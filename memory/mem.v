==> flow/design.v <==
`timescale 1 ns / 1 ns 
module mem ( data, addr, read, write ) ;
 inout [7:0] data  ;
 input [4:0] addr  ;
 input       read  ;
 input       write ; 
  reg [7:0] memory [0:31] ; 
  assign data=(read)?memory[addr]:8'hZ;
  always@(posedge write)
   begin
    memory[addr]<=data[7:0];
   end
endmodule 
==> Reports on mem <==
Tool output for the design above, in the order of the flow.
Lines are those of the file above, counted from 1.
Library cell names are shortened.
{ "inputs": {"top": "mem", "clk_port": "write", "library": "sky130hd", "corner": "tt_025C_1v80"} }

==> After elaboration <==
Counts by Yosys on the flattened word-level netlist (proc, flatten, opt, wreduce; memories kept). Register bits leave out memories and registers merged into their read ports (data or address); mux counts leave out enables and synchronous resets folded into registers. Print and check cells are left out. Cells with the same type and inputs are merged into one.
Memory sizes are those after Yosys's memory passes, which may raise the word count (mostly to a power of two), join words into wider ones and drop unused or constant bits.
{ "word_totals": {"regBits": 0, "ram_bits": 256, "n_memories": 1, "inputBits": 7, "output_inout_bits": 8, "wordCells": 2} }
{ "memory_table": {"columns": ["memory", "size", "word_bits", "read_ports", "write_ports", "line_no", "text"], "rows": [
  ["memory", 32, 8, 1, 1, 7, "reg [7:0] memory [0:31] ;"]
]} }
{ "op_classes": {"n_mux": 1} }
{ "ops": {"columns": ["op", "count"], "rows": [
  ["8-bit 2-to-1 mux", 1]
]} }

==> Logic depth <==
Yosys ltp: most cells in a row. Word level: on the elaborated netlist, between registers, memories and ports. Mapped: between sequential cells and ports; inverters and the memories' decode and read muxes count.
{ "depth": {"word_depth": 1, "abc_area": 0, "ltp_mapped": 7, "mapped_depth_nobuf": 4} }

==> Synthesis result <==
The flow's flattened synthesis, as Yosys stat reports it; memories are mapped. The netlist is that of the ABC_AREA named above (0 if unset); the other value can give another one.
{ "mapped": {"cell_count": 570, "yosys_area_um2": 10062.2, "seqArea_um2": 7687.4, "ff_cells": 256, "n_buf": 37} }
{ "types": {"columns": ["cell_type", "count", "type_area_um2"], "rows": [
  ["edfxtp_1", 256, 7.69E+03],
  ["mux2i_1", 128, 1.28E+03],
  ["o22ai_1", 63, 394.128],
  ["buf_2", 23, 115.11],
  ["nor2_1", 29, 108.854],
  ["nor4_1", 16, 100.096],
  ["nand4bb_1", 6, 67.565],
  ["nand2_1", 11, 41.29],
  ["clkbuf_1", 10, 37.536],
  ["nand4b_1", 4, 35.034],
  ["buf_6", 3, 33.782],
  ["or4b_1", 3, 30.029],
  ["nor3_1", 4, 20.019],
  ["or3b_2", 2, 17.517],
  ["nand3b_1", 2, 15.014],
  ["or4b_4", 1, 13.763],
  ["nand2b_1", 2, 12.512],
  ["o22ai_2", 1, 12.512]
]} }
Not listed: further types 6, cells in them 6.

==> Timing after synthesis <==
Path of least setup slack by OpenSTA after synthesis, without wires, with an ideal clock, recovery checks aside; 20% of the period is set as input and as output delay. Where synthesis merged equal registers, the netlist keeps one of their names.
{ "synth_timing": {"path_kind": "input port to output port", "start": "input port addr[1]", "end": "output port data[0]", "clock_period_ns": 2.53, "in_delay_ns": 0.506, "out_delay_ns": 0.506, "launch_ns": 0.506, "t_arrival_ns": 1.976, "required_ns": 2.024, "setup_slack_ns": 0.048, "delay_ns": 1.470, "path_stages": 7, "n_path_buf": 3, "period_less_setup_slack_ns": 2.482} }
"delay_ns" is the arrival time less input delay plus setup time.
At an output port there is no setup time.
"path_stages": output pins that drive a net of the path, with the launching flip-flop's if there is one; two outputs of one cell count as two.
"period_less_setup_slack_ns" is the clock period less the worst setup slack; recovery checks do not enter. This is arithmetic on one report: input and output delays are still those of the set period (20% each).
The rows between start and end are the longest chain of elaborated cells between them; the timing report does not say that the signal goes this way. Where chains are equally long, one stands for them.
A line is the first line of the expression or statement that the cell stems from. Yosys adds cells for indexed reads and writes and turns some case tables into memories.
The chain passes a memory read, where the word-level depth is cut; so it can be longer than that depth.
{ "synth_via": {"path_cell_list": "buf_2 -> buf_2 -> buf_2 -> mux2i_1 -> o22ai_1 -> nor4_1 -> nand2_1", "elab_chain_cells": 2, "cone_cells": 2, "cone_lines": 2, "cone_classes": "mux (1); memory (1)"} }
{ "synth_rtl": {"columns": ["item", "line_no", "text"], "rows": [
  ["from (decl)", 4, "input [4:0] addr  ;"],
  ["memory read 32 x 8 bit", 7, "reg [7:0] memory [0:31] ;"],
  ["8-bit 2-to-1 mux", 8, "assign data=(read)?memory[addr]:8'hZ;"],
  ["to (decl)", 3, "inout [7:0] data  ;"]
]} }

==> Path in the finished layout <==
From the final timing report of run 1: the path of least setup slack in the routed layout; clock arrival at registers is part of the times.
{ "layout_timing": {"path_kind": "input port to output port", "start": "input port addr[1]", "end": "output port data[3]", "clock_period_ns": 2.65, "in_delay_ns": 0.53, "out_delay_ns": 0.53, "launch_ns": 0.53, "t_arrival_ns": 2.18, "required_ns": 2.12, "setup_slack_ns": -0.06, "path_stages": 8, "n_path_buf": 4} }
The rows between start and end are the longest chain of elaborated cells between them; the timing report does not say that the signal goes this way. Where chains are equally long, one stands for them.
The chain passes a memory read, where the word-level depth is cut; so it can be longer than that depth.
{ "layout_via": {"path_cell_list": "buf_12 -> bufbuf_16 -> buf_4 -> mux2i_1 -> o22ai_2 -> nor4_2 -> nand2_2 -> buf_6", "elab_chain_cells": 2, "cone_cells": 2, "cone_lines": 2, "cone_classes": "mux (1); memory (1)"} }
{ "layout_rtl": {"columns": ["item", "line_no", "text"], "rows": [
  ["from (decl)", 4, "input [4:0] addr  ;"],
  ["memory read 32 x 8 bit", 7, "reg [7:0] memory [0:31] ;"],
  ["8-bit 2-to-1 mux", 8, "assign data=(read)?memory[addr]:8'hZ;"],
  ["to (decl)", 3, "inout [7:0] data  ;"]
]} }

FLOW RESULTS
============

2 stored runs of mem in the flow (synthesis by Yosys, layout by OpenROAD, sky130hd cells), in arbitrary order. Constraints: input delay and output delay 20% of the set period each, output load 0.01 pF.
"worst setup path time (ns)": the worst setup path's part of the clock period (all of it between registers, 20% less for each end at a port) less its slack. A launch clock that arrives late makes it longer, a capture clock that arrives late makes it shorter.
"finish__power__total" is the tool's figure for a default switching activity; nothing was simulated.

settings of run 1
{
  "period_ns": 2.65,
  "CORE_UTILIZATION": 25,
  "CAP_MARGIN": 20,
  "CORE_MARGIN": 2,
  "SLEW_MARGIN": 20
}
report of run 1
yosys chip area after synthesis (um^2): 10062.2
finish__design__die__area: 41869.3
finish__design__instance__area__stdcell: 13485.4
finish__timing__setup__ws: -0.062
finish__timing__setup__tns: -0.063
finish__timing__hold__ws: 0.223
finish__power__total: 8.875e-03
worst setup path time (ns): 1.65
worst setup path kind: input port to output port

settings of run 2
{
  "period_ns": 3.83,
  "CORE_UTILIZATION": 20,
  "SETUP_SLACK_MARGIN": 0.74,
  "CORE_ASPECT_RATIO": 1.0,
  "CELL_PAD_IN_SITES_DETAIL_PLACEMENT": 0,
  "TNS_END_PERCENT": 85,
  "GPL_ROUTABILITY_DRIVEN": 0,
  "CTS_CLUSTER_DIAMETER": 103,
  "CAP_MARGIN": 20,
  "SLEW_MARGIN": 0,
  "MIN_ROUTING_LAYER": "met1",
  "MAX_ROUTING_LAYER": "met4",
  "CORE_MARGIN": 2
}
report of run 2
yosys chip area after synthesis (um^2): 10062.2
finish__design__die__area: 52120.9
finish__design__instance__area__stdcell: 13197.7
finish__timing__setup__ws: 0.746
finish__timing__setup__tns: 0.000
finish__timing__hold__ws: 0.347
finish__power__total: 6.221e-03
worst setup path time (ns): 1.55
worst setup path kind: input port to output port
